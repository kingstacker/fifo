==> flow/design.v <==
module  fifo_syn #(parameter WIDTH = 8,DEPTH = 8)( 
    input    wire    clk,                 
    input    wire    rst_n,
    input    wire    wr,                  
    input    wire    rd,                  
    input    wire    [WIDTH-1:0]  data,   
    output   wire    [WIDTH-1:0]  q,      
    output   wire    full,                
    output   wire    empty,               
    output   wire    [clogb2(DEPTH)-1:0] usedw  
);
function integer clogb2 (input integer depth);
begin
    for (clogb2=0; depth>1; clogb2=clogb2+1)  
        depth = depth >>1;                       	
end
endfunction               
(* ramstyle = "M9K" *) reg [WIDTH-1:0]      memory [0:DEPTH-1];
reg [clogb2(DEPTH):0] wr_poi;     
reg [clogb2(DEPTH):0] rd_poi;     
reg [WIDTH-1:0] q_r;             
reg [clogb2(DEPTH)-1:0] usedw_r;    
wire wr_flag;                    
wire rd_flag;                    
assign q = q_r;
assign usedw = usedw_r;
assign full = (wr_poi[clogb2(DEPTH)-1:0]== rd_poi[clogb2(DEPTH)-1:0]) && (wr_poi[clogb2(DEPTH)] ^ rd_poi[clogb2(DEPTH)] == 1);   
assign empty = (wr_poi[clogb2(DEPTH)-1:0]== rd_poi[clogb2(DEPTH)-1:0]) && (wr_poi[clogb2(DEPTH)] ^ rd_poi[clogb2(DEPTH)] == 0);  
assign wr_flag = ((wr == 1'b1) && (full == 1'b0));           
assign rd_flag = ((rd == 1'b1) && (empty == 1'b0));          
always @(posedge clk or negedge rst_n) begin
    if (~rst_n) begin
        wr_poi <= 0;
    end  
    else begin
        wr_poi <= wr_flag ? wr_poi + 1'b1 : wr_poi;
        memory[wr_poi[clogb2(DEPTH)-1:0]] <= wr_flag ? data : memory[wr_poi[clogb2(DEPTH)-1:0]];
    end  
end  
always @(posedge clk or negedge rst_n) begin
    if (~rst_n) begin
        rd_poi <= 0;
        q_r <= 0;
    end  
    else begin
        rd_poi <= rd_flag ? rd_poi + 1'b1 : rd_poi;
        q_r <= rd_flag ? memory[rd_poi[clogb2(DEPTH)-1:0]] : q_r;
    end  
end  
always @(posedge clk or negedge rst_n) begin
    if (~rst_n) begin
        usedw_r <= 0;
    end  
    else begin
        case ({wr_flag,rd_flag})
               2'b00: begin
                   usedw_r <= usedw_r;
               end 
               2'b10: begin
                   if (usedw_r == DEPTH-1) begin   
                       usedw_r <= usedw_r;
                   end
                   else begin
                       usedw_r <= usedw_r + 1'b1;
                   end
               end
               2'b01: begin
                   if (usedw_r == 0) begin      
                       usedw_r <= usedw_r;
                   end
                   else begin
                       usedw_r <= usedw_r - 1'b1;
                   end
               end
               2'b11: begin
                   usedw_r <= usedw_r;
               end                                             
               default:  usedw_r <= 0;
           endcase  
    end  
end  
endmodule
Reports on fifo_syn. The steps from the RTL of fifo_syn to its reports follow in flow order. Lines are those of the file above, counted from 1. Operators: Yosys type, input widths -> output width; for muxes data width and select width s. The mark -- stands for no value.

Top module: fifo_syn. Clock port: clk. Standard-cell library: sky130hd. Timing corner: tt_025C_1v80.

Elaborated design. Counts by Yosys on the flattened word-level netlist (proc, flatten, opt, wreduce). Print and check cells are left out. Cells with the same type and inputs are merged into one.

The entry for input bits reads 12. The figure for bits in read-only memories is 0. Under cells after elaboration stands 67. The figure for memories kept is 0. The figure for bits in latches is 0. The entry for register bits after elaboration reads 83. Output and inout port bits: 13. RAM bits: 0. The figure for clocked read ports x word width is 0.

Under multiplexer cells stands 6. The figure for $lt $le $gt $ge is 0. For equality and inequality tests the number is 21. The entry for divide/modulo/power cells reads 0. The figure for multiply operators is 0. Under reductions and logical operators stands 18. The entry for bitwise operators reads 6. Under $add $sub $neg stands 4. For shifts and indexed selects the number is 0.

Operators with widths (number): $pmux 8 s8 (1); $pmux 8 s7 (1); $eq 3x3->1 const B (9); $reduce_and 2->1 (8); $eq 3x2->1 const B (4); $logic_not 3->1 (3); $add 4x1->4 const B (2); $mux 8 (1); $eq 3x1->1 const B (2); $pmux 3 s2 (1); $mux 3 (2); $logic_and 1x1->1 (4); $not 1->1 (4); $eq 2x2->1 const B (2); $ne 2x2->1 const B (2); $add 3x1->3 const B (1); $sub 3x1->3 const B (1); $eq 3x3->1 (1); $reduce_and 3->1 (1); $xor 1x1->1 (2); $eq 2x1->1 const B (1); $logic_not 2->1 (1); $reduce_or 2->1 (1).

Depth. Depth = most cells in a row (Yosys ltp): at word level without a register or memory, in the mapped netlist without a sequential cell, where the memories' decode and read muxes count.

For depth in word-level cells the number is 9. Under ABC_AREA stands 0. For mapped depth the number is 10. Under mapped depth without buffers stands 8.

Synthesis result. Source: synth_stat.txt of the flow (Yosys; design flattened, memories mapped). It holds for the ABC_AREA given above (unset counts as 0); a run with the other value may have another netlist.

Cell types: sky130_fd_sc_hd__edfxtp_1 (number 64, total area 1.92E+03 µm²); sky130_fd_sc_hd__dfrtp_1 (number 19, total area 475.456 µm²); sky130_fd_sc_hd__ha_1 (number 14, total area 175.168 µm²); sky130_fd_sc_hd__mux2_2 (number 15, total area 168.912 µm²); sky130_fd_sc_hd__a222oi_1 (number 10, total area 100.096 µm²); sky130_fd_sc_hd__o21ai_1 (number 20, total area 100.096 µm²); sky130_fd_sc_hd__nand2_1 (number 25, total area 93.84 µm²); sky130_fd_sc_hd__a22oi_1 (number 12, total area 90.086 µm²); sky130_fd_sc_hd__a221oi_1 (number 9, total area 78.826 µm²); sky130_fd_sc_hd__a22o_1 (number 8, total area 70.067 µm²); sky130_fd_sc_hd__and3_1 (number 9, total area 56.304 µm²); sky130_fd_sc_hd__clkbuf_1 (number 13, total area 48.797 µm²); sky130_fd_sc_hd__nor2_1 (number 13, total area 48.797 µm²); sky130_fd_sc_hd__and2_1 (number 7, total area 43.792 µm²); sky130_fd_sc_hd__xnor2_1 (number 5, total area 43.792 µm²); sky130_fd_sc_hd__a21oi_1 (number 8, total area 40.038 µm²); sky130_fd_sc_hd__o31ai_2 (number 3, total area 37.536 µm²); sky130_fd_sc_hd__nand3_1 (number 7, total area 35.034 µm²).

Other cell types: 28; their cells: 60.

The figure for flip-flop cells is 83. The entry for buffers reads 22. Under standard cells after synthesis stands 321. The entry for chip area (Yosys) reads 0.0040551 mm². For area of sequential cells the number is 0.0023973 mm².

Timing after synthesis. OpenSTA on the mapped netlist: ideal clock, no wires. The path of least setup slack (recovery checks aside). Input and output delay are each 20% of the period. Register names are those of the netlist, which keeps one name where synthesis merged equal registers.

Kind: input port to flip-flop. Start point: input wr. End point: register usedw_r[1]. The entry for stages on the path reads 6. The entry for arrival reads 2.371 ns. For path buffers the number is 1. The entry for data required time reads 4.819 ns. The entry for path delay reads 1.504 ns. The entry for slack reads 2.448 ns. The figure for launch time at the first pin is 0.988 ns. For period the number is 4.94 ns. Setup time: 0.121 ns. Under input delay stands 0.988 ns. Synthesis period reached: 2.492 ns.

"path delay" = arrival - input delay + setup time. "stages on the path" counts driving pins, that of a launching flip-flop among them; a cell with two outputs on the path counts twice. "synthesis period reached" is the clock period less the worst setup slack; recovery checks do not enter. This is arithmetic on one report: input and output delays are still those of the set period (20% each). The rows between start and end are the longest chain of elaborated cells between them; the timing report does not say that the signal goes this way. Where chains are equally long, one stands for them. A line is the first line of the expression or statement that the cell stems from. Yosys adds cells for indexed reads and writes and turns some case tables into memories. A register here has more assigning lines than the two given.

Cells stage by stage: sky130_fd_sc_hd__o41a_1 -> sky130_fd_sc_hd__buf_2 -> sky130_fd_sc_hd__inv_1 -> sky130_fd_sc_hd__ha_1 -> sky130_fd_sc_hd__fa_1 -> sky130_fd_sc_hd__o22a_1. The figure for cells in the longest elaborated chain is 5. For elaborated cells between the ends (all ways) the number is 11. Under source lines of those cells stands 2. Those cells by class: 5 x eq/ne; 1 x mux; 1 x logic; 4 x reduce/logical.

RTL lines, path post-synthesis: start: declaration (line 4) `input    wire    wr,`; $logic_and 1x1->1 (line 29) `assign wr_flag = ((wr == 1'b1) && (full == 1'b0));`; $eq 2x2->1 (line 55) `case ({wr_flag,rd_flag})`; $reduce_or 2->1; $not 1->1; $reduce_and 3->1; end: assignment (line 57) `usedw_r <= usedw_r;`; end: assignment (line 61) `usedw_r <= usedw_r;`; end: declaration (line 22) `reg [clogb2(DEPTH)-1:0] usedw_r;`.

Some nets on the timed path still bear RTL names; the line given drives or declares the net.

Named nets, post-synthesis (line): wr_flag (29).

Timing after layout. Path of least setup slack in the final report of job 1 (OpenROAD, finished layout, wires in). Where an end is a register, its clock arrival counts in the times.

Kind: flip-flop to output port. Start point: register wr_poi[1]. End point: output full. The entry for stages on the path reads 5. The entry for data required time reads 2.10 ns. For path buffers the number is 1. For external output delay the number is 0.53 ns. The entry for slack reads 0.51 ns. The entry for arrival reads 1.60 ns. For period the number is 2.63 ns. The figure for launch time at the first pin is 0.36 ns.

The rows between start and end are the longest chain of elaborated cells between them; the timing report does not say that the signal goes this way. Where chains are equally long, one stands for them.

Cells stage by stage: sky130_fd_sc_hd__dfrtp_2 -> sky130_fd_sc_hd__xor2_4 -> sky130_fd_sc_hd__or2_4 -> sky130_fd_sc_hd__nor3_2 -> sky130_fd_sc_hd__buf_2. The figure for cells in the longest elaborated chain is 2. For elaborated cells between the ends (all ways) the number is 2. Those cells by class: 1 x eq/ne; 1 x reduce/logical.

RTL lines, path after layout: start: declaration (line 19) `reg [clogb2(DEPTH):0] wr_poi;`; start: assignment (line 33) `wr_poi <= 0;`; start: assignment (line 36) `wr_poi <= wr_flag ? wr_poi + 1'b1 : wr_poi;`; $eq 3x3->1 (line 27) `assign full = (wr_poi[clogb2(DEPTH)-1:0]== rd_poi[clogb2(DEPTH)-1:0]) && (wr_poi[clogb2(DEPTH)] ^ rd_poi[clogb ...`; $logic_and 1x1->1 (line 27); end: declaration (line 8) `output   wire    full,`.

Measured data: module fifo_syn, platform sky130hd, 2 stored runs of the flow under differing settings, order arbitrary. Input and output delays are each 20% of the period that was set; the output load is 0.01 pF. "achieved clock period" = clock period - worst setup slack. The figure is calculated, with input and output delays left at 20% of the set period. By "worst path time" is meant the share of the clock period that the worst setup path is allowed (20% is reserved at inputs, 20% at outputs), minus its slack. Clock arrival times at its registers enter into it. "power" rests on the timing tool's default activity at the inputs, not on a simulated workload.

Job 1 has these settings: period_ns 2.63; SETUP_SLACK_MARGIN 0.56; CAP_MARGIN 20; CORE_MARGIN 2; CORE_UTILIZATION 40; SLEW_MARGIN 20. The measured worst path time is 1.60 ns. Critical path type: flip-flop to output port. The setup slack of the critical path reads 0.509 ns. The utilization reads 0.528. The full die area is 0.0109589 mm². The synthesis area reads 0.0040551 mm². The power stands at 6813 uW. The summed negative setup slack reads 0.000 ns. For the achieved clock period the run shows 2.121 ns. The standard-cell area after layout stands at 0.0051862 mm².

Job 2 has these settings: period_ns 2.01; CORE_UTILIZATION 49; HOLD_SLACK_MARGIN 0.2; CORE_ASPECT_RATIO 0.73; CELL_PAD_IN_SITES_GLOBAL_PLACEMENT 1; CELL_PAD_IN_SITES_DETAIL_PLACEMENT 1; ABC_AREA 0; GPL_ROUTABILITY_DRIVEN 0; CTS_CLUSTER_DIAMETER 226; MIN_ROUTING_LAYER met2; CAP_MARGIN 20; CORE_MARGIN 2; SLEW_MARGIN 20. The summed negative setup slack reads -16.810 ns. The measured worst path time is 2.37 ns. Critical path type: flip-flop to flip-flop. The utilization reads 0.719. The power stands at 11294 uW. The standard-cell area after layout stands at 0.0057918 mm². The full die area is 0.0090286 mm². The setup slack of the critical path reads -0.358 ns. The synthesis area reads 0.0040551 mm². For the achieved clock period the run shows 2.368 ns.
